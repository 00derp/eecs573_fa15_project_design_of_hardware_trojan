==> flow/design.v <==
`timescale 1ns/100ps
module Trojan (
	input clock, reset,
  input [5:0] instr,
  input [4:0] dest_reg,
  input valid_inst,
  input if_id_enable,
  output logic trigger
);
  logic [10:0] SHS, next_SHS;
  logic [2:0] counter;
  logic [1:0] state, next_state;
  assign next_SHS = SHS ^ {instr,dest_reg};
  assign trigger  = state[1];
  always_ff @(posedge clock) begin
    if (reset)
      state <= #1 2'b00;
    else 
      state <= #1 next_state;
  end
  always_ff @(posedge clock) begin
    if (reset)
      SHS <= #1 11'b0;
    else begin
      if (instr == 6'h29 && valid_inst)
        SHS <= #1 11'b0;
      else if (state == 2'b01 && valid_inst && if_id_enable)
        SHS <= #1 next_SHS;
    end
  end
  always_ff @(posedge clock) begin
    if (reset)
      counter <= #1 3'b0;
    else begin
      if (counter == 3'b111 || (instr == 6'h29 && valid_inst))
        counter <= #1 3'b0;
      else if (state == 2'b01 && valid_inst && if_id_enable)
        counter <= #1 counter + 1;
    end
  end
  always_comb begin
    next_state = 2'b00;
    if (state == 2'b00) begin
      next_state = (instr == 6'h29 && valid_inst) ? 2'b01 : 2'b00;
    end
    else if (state == 2'b01) begin
      if (counter == 3'b111 && SHS == 11'h5bc)
        next_state = 2'b11;
      else if (counter == 3'b111)
        next_state = 2'b00;
      else
        next_state = 2'b01;
    end
    else if (state == 2'b11)
      if (valid_inst)
        next_state = 2'b00;
      else 
        next_state = 2'b11;
  end
endmodule
* Step by step through the tools: Trojan
Tool output for the design above, in the order of the flow.
Line numbers count from 1 in the design file above.
Operators: Yosys type, input widths -> output width; for muxes data width and select width s.
A cell with - has no value.
- Top module :: Trojan
- Clock :: clock
- Cell library :: sky130hd
- Library corner :: tt_025C_1v80

* Elaborated design
Yosys after proc, flatten, opt, wreduce and memory -nomap, before mapping. Enables and synchronous resets that opt folds into registers are not counted as muxes. Memory bits, and registers merged into a memory's read port (data or address), are not among the register bits. Print and check cells are not counted. Equal cells are merged and count once.
- Register bits after elaboration :: 16
- Latch bits :: 0
- Memory bits (writable) :: 0
- Bits in read-only memories :: 0
- Word width x clocked read ports :: 0
- Memories kept :: 0
- Input bits :: 15
- Output and inout bits :: 1
- Elaborated cells :: 25
- Add/sub/neg operators :: 1
- Multiply operators :: 0
- Div/mod/pow operators :: 0
- $lt $le $gt $ge :: 0
- Equal/unequal tests :: 5
- Shift operators :: 0
- Muxes and demuxes :: 7
- Bitwise gates (word level) :: 1
- Reductions and logical operators :: 8
** Operators by type and width (count)
- $eq 11x11->1 const B :: 1
- $xor 11x11->11 :: 1
- $mux 2 :: 5
- $eq 6x6->1 const B :: 1
- $logic_and 1x1->1 :: 4
- $reduce_or 2->1 :: 2
- $add 3x1->3 const B :: 1
- $eq 3x3->1 const B :: 1
- $eq 2x1->1 const B :: 1
- $eq 2x2->1 const B :: 1
- $logic_not 2->1 :: 1
- $mux 1 :: 2
- $logic_or 1x1->1 :: 1

* Logic depth
Depth = most cells in a row (Yosys ltp): at word level without a register or memory, in the mapped netlist without a sequential cell, where the memories' decode and read muxes count.
- Word-level depth :: 5
- ABC_AREA :: 0
- Depth in mapped cells :: 5
- Mapped depth without buffers :: 5

* Mapped cells and area
Source: synth_stat.txt of the flow (Yosys; design flattened, memories mapped). It holds for the ABC_AREA given above (unset counts as 0); a run with the other value may have another netlist.
The area totals of this step are shown rounded.
** Cell types (count)
- sky130_fd_sc_hd__dfxtp_1 :: 16
- sky130_fd_sc_hd__or3_1 :: 11
- sky130_fd_sc_hd__a21oi_1 :: 12
- sky130_fd_sc_hd__o21ai_0 :: 11
- sky130_fd_sc_hd__inv_1 :: 12
- sky130_fd_sc_hd__ha_1 :: 2
- sky130_fd_sc_hd__nand4b_4 :: 1
- sky130_fd_sc_hd__and4b_1 :: 2
- sky130_fd_sc_hd__mux2i_1 :: 2
- sky130_fd_sc_hd__buf_2 :: 3
- sky130_fd_sc_hd__nor3_1 :: 3
- sky130_fd_sc_hd__nor2b_1 :: 2
- sky130_fd_sc_hd__buf_6 :: 1
- sky130_fd_sc_hd__and3b_2 :: 1
- sky130_fd_sc_hd__nor4bb_1 :: 1
- sky130_fd_sc_hd__a31o_2 :: 1
- sky130_fd_sc_hd__a41oi_1 :: 1
- sky130_fd_sc_hd__and3b_1 :: 1
Other cell types: 10; their cells: 10.
- Cell count :: 93
- Chip area (Yosys) :: 0.0008058 mm²
- Flip-flops :: 16

* Path before layout
Source: OpenSTA report_checks on the synthesized netlist (no wires, ideal clock, input and output delay 20% of the period each), path of least setup slack; recovery checks are left aside. Register names are those of the netlist, which keeps one name where synthesis merged equal registers.
- Kind :: input port to flip-flop
- From :: input instr[1]
- To :: register SHS[10]
- Period :: 2.07 ns
- External input delay :: 0.414 ns
- Arrival time :: 1.082 ns
- Slack :: 0.866 ns
- Delay of the path :: 0.790 ns
- Stages on the path :: 4
- Period reached after synthesis :: 1.204 ns
"delay of the path" is the arrival time less input delay plus setup time.
"stages on the path" counts driving pins, that of a launching flip-flop among them; a cell with two outputs on the path counts twice.
"period reached after synthesis" = period - worst setup slack (recovery checks aside). The figure is calculated, with input and output delays left at 20% of the set period.
The rows between start and end are the longest chain of elaborated cells between them; the timing report does not say that the signal goes this way. Where chains are equally long, one stands for them.
Each line given opens the expression or statement behind the cell; cells for indexed reads and writes are added by Yosys, which also makes memories of some case tables.
A register here has more assigning lines than the two given.
- Path through :: sky130_fd_sc_hd__nor3b_1 -> sky130_fd_sc_hd__a31o_2 -> sky130_fd_sc_hd__buf_2 -> sky130_fd_sc_hd__a21oi_1
- Length of the longest elaborated chain :: 3
** RTL lines, path after synthesis
- start, declared :: RTL line 4 : input [5:0] instr,
- $eq 6x6->1 :: RTL line 25 : if (instr == 6'h29 && valid_inst)
- $logic_and 1x1->1 :: RTL line 25
- $reduce_or 2->1
- end, assigned :: RTL line 26 : SHS <= #1 11'b0;
- end, assigned :: RTL line 28 : SHS <= #1 next_SHS;
- end, declared :: RTL line 10 : logic [10:0] SHS, next_SHS;

* Worst path after layout
Path of least setup slack in the final report of flow run 1 (OpenROAD, finished layout, wires in). Where an end is a register, its clock arrival counts in the times.
- Kind :: flip-flop to flip-flop
- From :: register state[1]
- To :: register SHS[7]
- Period :: 0.822 ns
- Arrival time :: 1.38 ns
- Slack :: -0.34 ns
- Stages on the path :: 4
The rows between start and end are the longest chain of elaborated cells between them; the timing report does not say that the signal goes this way. Where chains are equally long, one stands for them.
A register here has more assigning lines than the two given.
- Path through :: sky130_fd_sc_hd__dfxtp_4 -> sky130_fd_sc_hd__nand4b_4 -> sky130_fd_sc_hd__or3_1 -> sky130_fd_sc_hd__a21oi_2
- Length of the longest elaborated chain :: 3
** RTL lines, path post-layout
- start, declared :: RTL line 12 : logic [1:0] state, next_state;
- start, assigned :: RTL line 17 : state <= #1 2'b00;
- start, assigned :: RTL line 19 : state <= #1 next_state;
- $eq 2x1->1 :: RTL line 27 : else if (state == 2'b01 && valid_inst && if_id_enable)
- $logic_and 1x1->1 (2 in a row) :: RTL line 27
- end, assigned :: RTL line 26 : SHS <= #1 11'b0;
- end, assigned :: RTL line 28 : SHS <= #1 next_SHS;
- end, declared :: RTL line 10 : logic [10:0] SHS, next_SHS;

Subject: flow runs of Trojan

Hi,

Below are 2 stored runs of the flow (Yosys, OpenROAD; platform sky130hd) on Trojan, each with its settings and what was measured, unordered. Constraints: input delay and output delay 20% of the set period each, output load 0.01 pF.
"total power of the final layout" rests on the timing tool's default activity at the inputs, not on a simulated workload.
The results are shown rounded.

* Flow run 1
** Files
==> flow/run.sh <==
#!/bin/bash
# the make line also repeats the synthesis and layout settings of config.mk as NAME=value (left out here)
make -C /OpenROAD-flow-scripts/flow DESIGN_CONFIG=/design/flow/config.mk WORK_HOME=/design/flow/orfs CLKGATE_MAP_FILE= finish
==> flow/config.mk <==
export PLATFORM = sky130hd
export DESIGN_NAME = Trojan
export DESIGN_NICKNAME = Trojan
export VERILOG_FILES = /design/flow/design.v
export SDC_FILE = /design/flow/constraint.sdc
export NUM_CORES = 4
export LEC_CHECK = 0
export ABC_AREA = 0
export CAP_MARGIN = 15
export CORE_ASPECT_RATIO = 1.77
export CORE_MARGIN = 2
export CORE_UTILIZATION = 40
export GPL_ROUTABILITY_DRIVEN = 1
export PLACE_DENSITY = 0.82
export SETUP_SLACK_MARGIN = 0.15
export SLEW_MARGIN = 20
==> flow/constraint.sdc <==
create_clock -name core_clock -period 0.822 [get_ports {clock}]
set_input_delay 0.1644 -clock core_clock [delete_from_list [all_inputs] [get_ports {clock}]]
set_output_delay 0.1644 -clock core_clock [all_outputs]
set_load 0.01 [all_outputs]
** Results
- Chip area after synthesis (Yosys) :: 0.0008058 mm²
- Setup total negative slack :: -4.813 ns
- Overall die area :: 0.002404 mm²
- Total power of the final layout :: 1.455 mW
- Standard-cell area after routing :: 0.001281 mm²
- Worst hold slack in the final report :: 0.287 ns
- Lowest setup slack :: -0.339 ns

* Flow run 2
** Files
==> flow/run.sh <==
#!/bin/bash
# the make line also repeats the synthesis and layout settings of config.mk as NAME=value (left out here)
make -C /OpenROAD-flow-scripts/flow DESIGN_CONFIG=/design/flow/config.mk WORK_HOME=/design/flow/orfs CLKGATE_MAP_FILE= finish
==> flow/config.mk <==
export PLATFORM = sky130hd
export DESIGN_NAME = Trojan
export DESIGN_NICKNAME = Trojan
export VERILOG_FILES = /design/flow/design.v
export SDC_FILE = /design/flow/constraint.sdc
export NUM_CORES = 4
export LEC_CHECK = 0
export CAP_MARGIN = 20
export CELL_PAD_IN_SITES_DETAIL_PLACEMENT = 1
export CORE_ASPECT_RATIO = 1.08
export CORE_MARGIN = 2
export CORE_UTILIZATION = 25
export CTS_CLUSTER_DIAMETER = 272
export PLACE_DENSITY_LB_ADDON = 0.25
export SETUP_SLACK_MARGIN = 0.21
export SLEW_MARGIN = 20
export TNS_END_PERCENT = 45
==> flow/constraint.sdc <==
create_clock -name core_clock -period 1.03 [get_ports {clock}]
set_input_delay 0.2060 -clock core_clock [delete_from_list [all_inputs] [get_ports {clock}]]
set_output_delay 0.2060 -clock core_clock [all_outputs]
set_load 0.01 [all_outputs]
** Results
- Chip area after synthesis (Yosys) :: 0.0008058 mm²
- Setup total negative slack :: -1.435 ns
- Overall die area :: 0.003694 mm²
- Total power of the final layout :: 1.118 mW
- Standard-cell area after routing :: 0.001296 mm²
- Worst hold slack in the final report :: 0.410 ns
- Lowest setup slack :: -0.127 ns

Regards
