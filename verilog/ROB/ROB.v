==> flow/design.v <==
`timescale 1ns/100ps
module ROB (
  input clock, reset,
  input                  id_rs_valid_inst_in,
  input [5-1:0] id_rs_ARF_num_in,
  input [6-1:0] id_rs_PRF_num_in,
  input                  id_rs_is_branch_inst_in, 
  input                  id_rs_is_store_inst_in, 
  input [63:0]           id_rs_PC_plus_4_in,
  input                  id_rs_illegal_in,
  input                  id_rs_halt_in,             
  input [63:0]           ex_NPC_in,
  input                  ex_branch_mispredict_in,
  input                  ex_branch_inst_in,
  input                  ex_store_inst_in,
  input [5-1:0] ex_ROB_num_in,  
  input [6-1:0] CDB_tag_in,
  output wor   [5-1:0] ROB_ARF_num_out,
  output wor   [6-1:0] ROB_PRF_num_out,
  output wor   [63:0]           ROB_PC_plus_4_out,
  output wor   [63:0]           ROB_NPC_out,
  output wor                    ROB_branch_mispredict_out,
  output wor                    ROB_is_store_inst_out,
  output wor                    ROB_is_branch_inst_out,
  output wor                    ROB_commit_out,
  output wor                    ROB_illegal_out,
  output wor                    ROB_halt_out,
  output logic                  ROB_dispatch_disable,
  output logic [5-1:0] ROB_head,
  output logic [5-1:0] ROB_tail
);
  logic [32-1:0]  entry_wr_en, entry_rd_en, branch_resolved_en, store_resolved_en;
  logic                  wr_en;
  wor                    valid;
  assign ROB_dispatch_disable = (ROB_head == ROB_tail) & valid & ~ROB_commit_out;
  assign wr_en                = id_rs_valid_inst_in & ~ROB_dispatch_disable;
  assign entry_wr_en          = wr_en ?             1 << ROB_tail : 0;
  assign entry_rd_en          =                     1 << ROB_head;
  assign branch_resolved_en   = ex_branch_inst_in ? 1 << ex_ROB_num_in : 0;
  assign store_resolved_en    = ex_store_inst_in  ? 1 << ex_ROB_num_in : 0;
  ROB_entry ROB32 [32-1:0] (
    .clock(clock),
    .reset(reset),
    .squash(ROB_branch_mispredict_out),
    .wr_en(entry_wr_en),
    .rd_en(entry_rd_en),
    .id_rs_ARF_num_in({32{id_rs_ARF_num_in}}),
    .id_rs_PRF_num_in({32{id_rs_PRF_num_in}}),
    .id_rs_is_branch_inst_in({32{id_rs_is_branch_inst_in}}),
    .id_rs_is_store_inst_in({32{id_rs_is_store_inst_in}}),
    .id_rs_PC_plus_4_in({32{id_rs_PC_plus_4_in}}),
    .id_rs_illegal_in({32{id_rs_illegal_in}}),
    .id_rs_halt_in({32{id_rs_halt_in}}),
    .ex_NPC_in({32{ex_NPC_in}}),
    .ex_branch_mispredict_in({32{ex_branch_mispredict_in}}),
    .branch_resolved(branch_resolved_en),
    .store_resolved(store_resolved_en),
    .CDB_tag_in({32{CDB_tag_in}}),
    .ARF_num_out(ROB_ARF_num_out),
    .PRF_num_out(ROB_PRF_num_out),
    .is_store_inst_out(ROB_is_store_inst_out),
    .is_branch_inst_out(ROB_is_branch_inst_out),
    .PC_plus4_out(ROB_PC_plus_4_out),
    .NPC_out(ROB_NPC_out),
    .branch_mispredict_out(ROB_branch_mispredict_out),
    .done_out(ROB_commit_out),
    .valid_out(valid),
    .illegal_out(ROB_illegal_out),
    .halt_out(ROB_halt_out)
  );
  always_ff @(posedge clock) begin  
    if (reset)
      ROB_head <= #1 0;
    else begin
      if (ROB_branch_mispredict_out)
        ROB_head <= #1 0;
      else if (ROB_commit_out)
        ROB_head <= #1 ROB_head + 1'b1;
    end
  end
  always_ff @(posedge clock) begin  
    if (reset)
      ROB_tail <= #1 0;
    else begin 
      if (ROB_branch_mispredict_out)
        ROB_tail <= #1 0;
      else if (wr_en)
        ROB_tail <= #1 ROB_tail + 1'b1;
    end
  end
endmodule  
module ROB_entry (
  input clock, reset, squash, wr_en, rd_en,
  input [5-1:0] id_rs_ARF_num_in,
  input [6-1:0] id_rs_PRF_num_in,
  input                  id_rs_is_branch_inst_in, 
  input                  id_rs_is_store_inst_in,  
  input [63:0]           id_rs_PC_plus_4_in,  
  input                  id_rs_illegal_in,
  input                  id_rs_halt_in,          
  input [63:0]           ex_NPC_in,
  input                  ex_branch_mispredict_in,
  input                  branch_resolved,
  input                  store_resolved,
  input [6-1:0] CDB_tag_in,
  output logic [5-1:0] ARF_num_out,
  output logic [6-1:0] PRF_num_out,
  output logic                  is_branch_inst_out,
  output logic                  is_store_inst_out,
  output logic [63:0]           PC_plus4_out,
  output logic [63:0]           NPC_out,
  output logic                  branch_mispredict_out,
  output logic                  done_out,
  output logic                  valid_out,
  output logic                  illegal_out,
  output logic                  halt_out
);
  logic [5-1:0] ARF_num;
  logic [6-1:0] PRF_num;
  logic                  is_branch_inst;
  logic                  is_store_inst;
  logic [63:0]           PC_plus_4;
  logic [63:0]           NPC;
  logic                  branch_mispredict;
  logic                  done;
  logic                  valid;
  logic                  illegal;
  logic                  halt;
  logic  match;
  logic  valid_next;
  assign match = ((PRF_num == CDB_tag_in && !is_branch_inst && !is_store_inst) || 
                  (branch_resolved && is_branch_inst) || 
                  (store_resolved && is_store_inst)); 
  assign valid_next            = (valid && done) ? 0 : valid;
  assign ARF_num_out           = rd_en ? ARF_num : 0;         
  assign PRF_num_out           = rd_en ? PRF_num : 0;
  assign is_branch_inst_out    = rd_en ? is_branch_inst : 0;
  assign is_store_inst_out     = rd_en ? is_store_inst : 0;
  assign PC_plus4_out          = rd_en ? PC_plus_4 : 0;
  assign NPC_out               = rd_en ? NPC : 0;
  assign branch_mispredict_out = rd_en ? branch_mispredict : 0;
  assign done_out              = rd_en ? (done & valid) : 0;
  assign valid_out             = rd_en ? valid : 0;
  assign illegal_out           = rd_en ? illegal : 0;
  assign halt_out              = rd_en ? halt : 0;
  always_ff @(posedge clock) begin
    if (reset) begin
      ARF_num           <= #1 0;
      PRF_num           <= #1 0;
      is_branch_inst    <= #1 0;
      is_store_inst     <= #1 0;
      PC_plus_4         <= #1 0;
      NPC               <= #1 0;
      branch_mispredict <= #1 0;
      done              <= #1 0;
      illegal           <= #1 0;
      halt              <= #1 0;
    end
    else begin
      if (squash) begin
        ARF_num           <= #1 0;
        PRF_num           <= #1 0;
        is_branch_inst    <= #1 0;
        is_store_inst     <= #1 0;
        PC_plus_4         <= #1 0;
        NPC               <= #1 0;
        branch_mispredict <= #1 0;
        done              <= #1 0;
        illegal           <= #1 0;
        halt              <= #1 0;
      end
      else if (wr_en) begin
        ARF_num           <= #1 id_rs_ARF_num_in;
        PRF_num           <= #1 id_rs_PRF_num_in;
        is_branch_inst    <= #1 id_rs_is_branch_inst_in;
        is_store_inst     <= #1 id_rs_is_store_inst_in;
        PC_plus_4         <= #1 id_rs_PC_plus_4_in;
        NPC               <= #1 0;
        branch_mispredict <= #1 0;
        done              <= #1 0;
        illegal           <= #1 id_rs_illegal_in;
        halt              <= #1 id_rs_halt_in;
      end
      else if (match) begin
        if (ex_branch_mispredict_in) begin
          NPC               <= #1 ex_NPC_in;
          branch_mispredict <= #1 ex_branch_mispredict_in;
        end
        done              <= #1 1;
      end
    end
  end
  always_ff @(posedge clock) begin
    if (reset)
      valid <= #1 0;
    else 
      if (squash)
        valid <= #1 0;
      else if (wr_en)
        valid <= #1 1;
      else if (rd_en)
        valid <= #1 valid_next;
  end
endmodule
Tool chain data of ROB_entry. What the tools print for ROB_entry, step after step. Lines are those of the file above, counted from 1. Operators carry their Yosys type and port widths (W data, S select, Z words). Cell names lack the library's common part. The mark -- stands for no value.

Design top: ROB_entry. Clock input: clock. Standard-cell library: sky130hd. Timing corner: tt_025C_1v80.

After elaboration. Counts by Yosys on the flattened word-level netlist (proc, flatten, opt, wreduce; memories kept). Register bits leave out memories and registers merged into their read ports (data or address). Print and check cells are left out. Cells with the same type and inputs are merged into one.

The figure for register bits after elaboration is 146. For output and inout port bits the number is 146. The entry for elaborated cells reads 42.

The entry for equality and inequality tests reads 2. The figure for muxes and demuxes is 14. Under bitwise logic cells stands 1. The figure for reductions and logical operators is 14.

Operator list (number): $mux W64 (2); $mux W1 (10); $eq A6 B6 Y1 (1); $mux W6 (1); $logic_and A1 B1 Y1 (5); $mux W5 (1); $reduce_and A2 Y1 (2); $ne A3 B2 Y1 const B (1); $reduce_or A3 Y1 (1); $logic_or A1 B1 Y1 (2); $logic_not A1 Y1 (2); $reduce_bool A2 Y1 (1); $reduce_or A2 Y1 (1); $and A1 B1 Y1 (1).

Depth. Yosys ltp: most cells in a row. Word level: on the elaborated netlist, between registers, memories and ports. Mapped: between sequential cells and ports; inverters and the memories' decode and read muxes count.

Depth in word-level cells: 6. ABC_AREA: 0. Mapped depth: 8. Depth with buffers taken out: 4.

Synthesis result. Yosys stat after the flow's synthesis: flattened, memories mapped to cells. It holds for the ABC_AREA given above (unset counts as 0); a run with the other value may have another netlist. Totals and module areas in this step are rounded.

For standard cells after synthesis the number is 968. For mapped area the number is 7910 sq um. Under mapped flip-flops stands 146. The entry for buffer cells reads 110.

Cell types: dfxtp_1 (number 146, area in all 2.92E+03 sq um); and2_1 (number 145, area in all 907.12 sq um); mux2i_1 (number 79, area in all 790.758 sq um); nor3b_1 (number 64, area in all 480.461 sq um); o211ai_1 (number 64, area in all 480.461 sq um); or4_1 (number 64, area in all 480.461 sq um); a31oi_1 (number 64, area in all 400.384 sq um); nand3_1 (number 65, area in all 325.312 sq um); clkbuf_1 (number 86, area in all 322.81 sq um); nor2_1 (number 82, area in all 307.795 sq um); nand2_1 (number 67, area in all 251.491 sq um); buf_1 (number 16, area in all 60.058 sq um); xnor2_1 (number 6, area in all 52.55 sq um); buf_2 (number 7, area in all 35.034 sq um); buf_6 (number 1, area in all 11.261 sq um); or3_4 (number 1, area in all 11.261 sq um); a21oi_1 (number 2, area in all 10.01 sq um); o21ba_2 (number 1, area in all 10.01 sq um).

Other cell types: 7; their cells: 8.

Timing after synthesis. Source: OpenSTA report_checks on the synthesized netlist (no wires, ideal clock, input and output delay 20% of the period each), path of least setup slack; recovery checks are left aside. Register names are those of the netlist, which keeps one name where synthesis merged equal registers.

Path kind: input-to-reg. Start: in wr_en. End: reg NPC[24]. The entry for clock period reads 2070 ps. External input delay: 414 ps. Library setup time: 62 ps. Under launch time at the first pin stands 414 ps. Arrival: 1830 ps. For required time the number is 2008 ps. Under slack stands 177 ps. For delay of the path the number is 1478 ps. Stages on the path: 6. The figure for path buffers is 3. For synthesis period reached the number is 1893 ps.

"delay of the path" is the arrival time less input delay plus setup time. "stages on the path" counts driving pins, that of a launching flip-flop among them; a cell with two outputs on the path counts twice. "synthesis period reached" is the clock period less the worst setup slack; recovery checks do not enter. This is arithmetic on one report: input and output delays are still those of the set period (20% each). The rows between start and end are the longest chain of elaborated cells between them; the timing report does not say that the signal goes this way. Where chains are equally long, one stands for them. Each line given opens the expression or statement behind the cell; cells for indexed reads and writes are added by Yosys, which also makes memories of some case tables. A register here has more assigning lines than the two given.

Cells stage by stage: buf_2 -> or3_4 -> buf_6 -> clkbuf_1 -> or4_1 -> nand3_1. The figure for length of the longest elaborated chain is 1. For elaborated cells on any way between the ends the number is 1. The entry for source lines of those cells reads 0. Those cells by class: reduce/logical (1).

Ends and longest elaborated chain, post-synthesis: start: declaration (line 93) `input clock, reset, squash, wr_en, rd_en,`; $reduce_or A3 Y1; end: assignment (line 153) `NPC               <= #1 0;`; end: assignment (line 186) `NPC               <= #1 ex_NPC_in;`; end: declaration (line 123) `logic [63:0]           NPC;`.

Timing after layout. Path of least setup slack in the final report of run 1 (OpenROAD, finished layout, wires in). Where an end is a register, its clock arrival counts in the times. The report prints the path's times to 10 ps; the period is as set.

Path kind: reg-to-reg. Start: reg PRF_num[5]. End: reg NPC[5]. The entry for clock period reads 1580 ps. Library setup time: 60 ps. Under launch time at the first pin stands 430 ps. Arrival: 2030 ps. For required time the number is 1950 ps. Under slack stands -80 ps. Stages on the path: 8. The figure for path buffers is 3.

The rows between start and end are the longest chain of elaborated cells between them; the timing report does not say that the signal goes this way. Where chains are equally long, one stands for them. A register here has more assigning lines than the two given.

Cells stage by stage: dfxtp_2 -> xnor2_2 -> nand4_1 -> buf_6 -> buf_12 -> buf_16 -> or4_4 -> nand3_2. The figure for length of the longest elaborated chain is 6. For elaborated cells on any way between the ends the number is 6. The entry for source lines of those cells reads 1. Those cells by class: eq/ne (1); reduce/logical (5).

Ends and longest elaborated chain, after layout: start: declaration (line 119) `logic [6-1:0] PRF_num;`; start: assignment (line 149) `PRF_num           <= #1 0;`; start: assignment (line 174) `PRF_num           <= #1 id_rs_PRF_num_in;`; $eq A6 B6 Y1 (line 131) `assign match = ((PRF_num == CDB_tag_in && !is_branch_inst && !is_store_inst) ||`; $logic_and A1 B1 Y1 (2 in a row) (line 131); $logic_or A1 B1 Y1 (2 in a row) (line 131); $reduce_and A2 Y1; end: assignment (line 153) `NPC               <= #1 0;`; end: assignment (line 186) `NPC               <= #1 ex_NPC_in;`; end: declaration (line 123) `logic [63:0]           NPC;`.

ROB_entry through Yosys and OpenROAD on sky130hd: 2 stored runs, unordered, with their settings and measured results. The constraints put input and output delay at 20% of the set period each and load the outputs with 0.01 pF. "period reached" is the run's clock period less its worst setup slack. It is reckoned from that one timing run; input and output delays stay at 20% of the period that was set. By "time used up by the worst setup path" is meant the share of the clock period that the worst setup path is allowed (20% is reserved at inputs, 20% at outputs), minus its slack. Clock arrival times at its registers enter into it. "power consumption" is the tool's figure for a default switching activity; nothing was simulated. "time used up by the worst setup path" is given in steps of 10 ps. Measured values are rounded.

Files of run 1:
==> flow/run.sh <==
#!/bin/bash
# the make line also repeats the synthesis and layout settings of config.mk as NAME=value (left out here)
make -C /OpenROAD-flow-scripts/flow DESIGN_CONFIG=/design/flow/config.mk WORK_HOME=/design/flow/orfs CLKGATE_MAP_FILE= finish
==> flow/config.mk <==
export PLATFORM = sky130hd
export DESIGN_NAME = ROB_entry
export DESIGN_NICKNAME = ROB_entry
export VERILOG_FILES = /design/flow/design.v
export SDC_FILE = /design/flow/constraint.sdc
export NUM_CORES = 4
export LEC_CHECK = 0
export CAP_MARGIN = 20
export CORE_ASPECT_RATIO = 0.88
export CORE_MARGIN = 2
export CORE_UTILIZATION = 38
export CTS_CLUSTER_DIAMETER = 351
export GPL_ROUTABILITY_DRIVEN = 1
export SETUP_SLACK_MARGIN = 0.4
export SLEW_MARGIN = 5
==> flow/constraint.sdc <==
create_clock -name core_clock -period 1.58 [get_ports {clock}]
set_input_delay 0.3160 -clock core_clock [delete_from_list [all_inputs] [get_ports {clock}]]
set_output_delay 0.3160 -clock core_clock [all_outputs]
set_load 0.01 [all_outputs]

Results of run 1. The power consumption comes to 9.53 mW. The standard-cell area after routing stands at 14,300 sq um. For the total negative slack the run shows -3,880 ps. The chip area in the Yosys report is 7,910 sq um. The measured lowest hold slack is 359 ps. The period reached comes to 1,664 ps. The die outline area reads 22,000 sq um. The measured setup slack of the worst path is -84 ps. The measured time used up by the worst setup path is 1,660 ps. Worst setup path kind: reg-to-reg. The measured utilization in the final report is 0.7.

Files of run 2:
==> flow/run.sh <==
#!/bin/bash
# the make line also repeats the synthesis and layout settings of config.mk as NAME=value (left out here)
make -C /OpenROAD-flow-scripts/flow DESIGN_CONFIG=/design/flow/config.mk WORK_HOME=/design/flow/orfs CLKGATE_MAP_FILE= finish
==> flow/config.mk <==
export PLATFORM = sky130hd
export DESIGN_NAME = ROB_entry
export DESIGN_NICKNAME = ROB_entry
export VERILOG_FILES = /design/flow/design.v
export SDC_FILE = /design/flow/constraint.sdc
export NUM_CORES = 4
export LEC_CHECK = 0
export CAP_MARGIN = 5
export CELL_PAD_IN_SITES_DETAIL_PLACEMENT = 1
export CELL_PAD_IN_SITES_GLOBAL_PLACEMENT = 1
export CORE_MARGIN = 2
export CORE_UTILIZATION = 70
export CTS_CLUSTER_DIAMETER = 123
export CTS_CLUSTER_SIZE = 53
export GPL_ROUTABILITY_DRIVEN = 0
export HOLD_SLACK_MARGIN = -0.05
export MAX_ROUTING_LAYER = met5
export PLACE_DENSITY_LB_ADDON = 0.21
export SETUP_SLACK_MARGIN = 0.3
export SLEW_MARGIN = 20
export TNS_END_PERCENT = 90
==> flow/constraint.sdc <==
create_clock -name core_clock -period 2.28 [get_ports {clock}]
set_input_delay 0.4560 -clock core_clock [delete_from_list [all_inputs] [get_ports {clock}]]
set_output_delay 0.4560 -clock core_clock [all_outputs]
set_load 0.01 [all_outputs]

Outcome of run 2: incomplete, placement halted on FLW-0024.
